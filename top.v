==> flow/design.v <==
module shift_register_control(
  input sys_clk,
  input wire [63:0] data_in,
  output reg DATA,        
  output wire OE,         
  output reg LATCH,       
  output wire CLOCK,       
  output wire CLEAR       
  );
assign OE = 0;
assign CLEAR = 1;
reg [15:0] data_out;
reg [5:0] shift_counter;
reg [2:0] pointer;
reg start_clk;
assign CLOCK = sys_clk & start_clk;
initial begin
	shift_counter = 0;
	pointer = 0;
	start_clk = 0;
end
always @ (posedge sys_clk) begin
case(pointer)
	3'b000: data_out <= {(8'b0000_0001), ~data_in[7:0]  };
	3'b001: data_out <= {(8'b0000_0010), ~data_in[15:8] };
	3'b010: data_out <= {(8'b0000_0100), ~data_in[23:16]};
	3'b011: data_out <= {(8'b0000_1000), ~data_in[31:24]};
	3'b100: data_out <= {(8'b0001_0000), ~data_in[39:32]};
	3'b101: data_out <= {(8'b0010_0000), ~data_in[47:40]};
	3'b110: data_out <= {(8'b0100_0000), ~data_in[55:48]};
	3'b111: data_out <= {(8'b1000_0000), ~data_in[63:56]};
endcase
end
always @ (negedge sys_clk) begin
  if(shift_counter <= 15) begin
    start_clk <= 1;
    shift_counter <= shift_counter + 1;
    DATA <= data_out[shift_counter];
    LATCH = 0;
  end else begin
    shift_counter <= 0;
    LATCH <= 1;
    pointer <= pointer + 1;
  end
end
endmodule
module top (
    input CLK,         
    output LED,        
    output USBPU,      
    output PIN_18,     
    output PIN_17,     
    output PIN_19,     
    output PIN_20,     
    output PIN_15      
);
    assign USBPU = 0;  
reg [63:0] data;
reg [2:0] address;
reg [26:0] counter;
always @ (posedge CLK) begin
if(counter < 25_000_000) begin
  counter <= counter + 1;
end else begin
  counter <= 0;
      if(address < 5)begin
        address <= address + 1;
      end else begin
        address <= 0;
      end
end
case(address)
3'b000: data <= 64'd20345674416015432;  
3'b001: data <= 64'd15833244201140280;  
3'b010: data <= 64'd18085043209519160;  
3'b011: data <= 64'd18085043209519160;  
3'b100: data <= 64'd13590274169653296;  
3'b101: data <= 64'd18085043205324800;  
endcase
end
shift_register_control SRC(
  .sys_clk(CLK),
  .data_in(data),
  .DATA(PIN_18),
  .OE(PIN_17),
  .LATCH(PIN_19),
  .CLOCK(PIN_20),
  .CLEAR(PIN_15)
  );
endmodule
[Reports on top]
The steps from the RTL of top to its reports follow in flow order.
Lines are those of the file above, counted from 1.
Cell names lack the library's common part.
A cell with -- has no value.
Design
  top: top
  clock: CLK
  cell library: sky130hd
  library corner: tt_025C_1v80

[Elaborated design]
Yosys after proc, flatten, opt, wreduce and memory -nomap, before mapping. Memory bits, and registers merged into a memory's read port (data or address), are not among the register bits. Print and check cells are not counted. Equal cells are merged and count once.
Storage and ports
  elaborated cells: 45
  bits in registers: 122
  bits of input ports: 1
  output and inout bits: 7
Cells by class
  add/sub/neg operators: 4
  reductions and logical operators: 4
  bitwise operators: 9
  shift-type cells: 1
  multiplexer cells: 3
  order comparisons: 3
  equality and inequality tests: 12
Operator list (number)
  64-bit parallel mux with 5-bit select: 1
  16-bit parallel mux with 8-bit select: 1
  8-bit NOT: 8
  27-bit by 1-bit adder with 27-bit output (second input constant): 1
  27-bit by 25-bit < comparator with 1-bit output (second input constant): 1
  3-bit == test (second input constant): 6
  16-bit by 6-bit indexed select with 1-bit output: 1
  3-bit by 2-bit == test with 1-bit output (second input constant): 4
  3-bit by 1-bit adder with 3-bit output (second input constant): 2
  3-bit by 1-bit == test with 1-bit output (second input constant): 2
  3-bit zero test: 2
  6-bit by 1-bit adder with 6-bit output (second input constant): 1
  6-bit by 4-bit <= comparator with 1-bit output (second input constant): 1
  5-bit nonzero test: 1
  3-bit < comparator (second input constant): 1
  2-bit OR reduction: 1
  1-bit bitwise AND: 1
  1-bit 2-to-1 mux: 1

[Logic depth]
Yosys ltp: most cells in a row. Word level: on the elaborated netlist, between registers, memories and ports. Mapped: between sequential cells and ports; inverters and the memories' decode and read muxes count.
Depth
  depth in word-level cells: 3
  ABC_AREA: 1
  depth in mapped cells: 9
  depth with buffers taken out: 9

[After synthesis]
Yosys stat after the flow's synthesis: flattened, memories mapped to cells. It holds for the ABC_AREA given above (unset counts as 0); a run with the other value may have another netlist.
Mapped netlist
  mapped area: 2944.1 sq um
  cells in the netlist: 370
  buffer cells: 7
  flip-flops: 61
  sequential part of the area: 1381.3 sq um
Cells by type
  dfxtp_1: number 45, total area 900.864 sq um
  edfxtp_1: number 16, total area 480.461 sq um
  nand2_1: number 82, total area 307.795 sq um
  nor2_1: number 62, total area 232.723 sq um
  inv_1: number 50, total area 187.68 sq um
  ha_1: number 14, total area 175.168 sq um
  nand3_1: number 20, total area 100.096 sq um
  nor2_2: number 12, total area 75.072 sq um
  xnor2_1: number 7, total area 61.309 sq um
  xor2_1: number 6, total area 52.55 sq um
  a21oi_1: number 10, total area 50.048 sq um
  o21ai_0: number 10, total area 50.048 sq um
  nor2_4: number 3, total area 33.782 sq um
  nand2_2: number 5, total area 31.28 sq um
  buf_4: number 4, total area 30.029 sq um
  nand3_2: number 3, total area 30.029 sq um
  buf_12: number 1, total area 20.019 sq um
  or2_1: number 3, total area 18.768 sq um
Other cell types: 12; their cells: 17.

# Flow runs of top

2 stored runs of top in the flow (synthesis by Yosys, layout by OpenROAD, sky130hd cells), in arbitrary order. Constraints: input delay and output delay 20% of the set period each, output load 0.01 pF.

Job 1
==> flow/run.sh <==
#!/bin/bash
# the make line also repeats the synthesis and layout settings of config.mk as NAME=value (left out here)
make -C /OpenROAD-flow-scripts/flow DESIGN_CONFIG=/design/flow/config.mk WORK_HOME=/design/flow/orfs CLKGATE_MAP_FILE= finish
==> flow/config.mk <==
export PLATFORM = sky130hd
export DESIGN_NAME = top
export DESIGN_NICKNAME = top
export VERILOG_FILES = /design/flow/design.v
export SDC_FILE = /design/flow/constraint.sdc
export NUM_CORES = 4
export LEC_CHECK = 0
export ABC_AREA = 1
export CAP_MARGIN = 15
export CELL_PAD_IN_SITES_DETAIL_PLACEMENT = 1
export CELL_PAD_IN_SITES_GLOBAL_PLACEMENT = 3
export CORE_MARGIN = 2
export CORE_UTILIZATION = 67
export CTS_CLUSTER_DIAMETER = 180
export GPL_TIMING_DRIVEN = 1
export MAX_ROUTING_LAYER = met4
export PLACE_DENSITY = 0.67
export SETUP_SLACK_MARGIN = 0.13
export SLEW_MARGIN = 20
==> flow/constraint.sdc <==
create_clock -name core_clock -period 2.46 [get_ports {CLK}]
set_input_delay 0.4920 -clock core_clock [delete_from_list [all_inputs] [get_ports {CLK}]]
set_output_delay 0.4920 -clock core_clock [all_outputs]
set_load 0.01 [all_outputs]

==> results of job 1 <==
did not finish, placement stopped with GPL-0301

Job 2
==> flow/run.sh <==
#!/bin/bash
# the make line also repeats the synthesis and layout settings of config.mk as NAME=value (left out here)
make -C /OpenROAD-flow-scripts/flow DESIGN_CONFIG=/design/flow/config.mk WORK_HOME=/design/flow/orfs CLKGATE_MAP_FILE= finish
==> flow/config.mk <==
export PLATFORM = sky130hd
export DESIGN_NAME = top
export DESIGN_NICKNAME = top
export VERILOG_FILES = /design/flow/design.v
export SDC_FILE = /design/flow/constraint.sdc
export NUM_CORES = 4
export LEC_CHECK = 0
export CAP_MARGIN = 20
export CELL_PAD_IN_SITES_GLOBAL_PLACEMENT = 2
export CORE_ASPECT_RATIO = 0.87
export CORE_MARGIN = 2
export CORE_UTILIZATION = 28
export CTS_CLUSTER_DIAMETER = 389
export CTS_CLUSTER_SIZE = 90
export GPL_ROUTABILITY_DRIVEN = 0
export PLACE_DENSITY_LB_ADDON = 0.09
export SLEW_MARGIN = 5
==> flow/constraint.sdc <==
create_clock -name core_clock -period 3.37 [get_ports {CLK}]
set_input_delay 0.6740 -clock core_clock [delete_from_list [all_inputs] [get_ports {CLK}]]
set_output_delay 0.6740 -clock core_clock [all_outputs]
set_load 0.01 [all_outputs]

==> results of job 2 <==
chip area after synthesis (Yosys): 2738.9 sq um
die area: 10590.9 sq um
standard-cell area of the final layout: 3188.1 sq um
worst setup slack after layout: -0.091 ns
total negative slack: -0.091 ns
worst hold slack: 0.458 ns
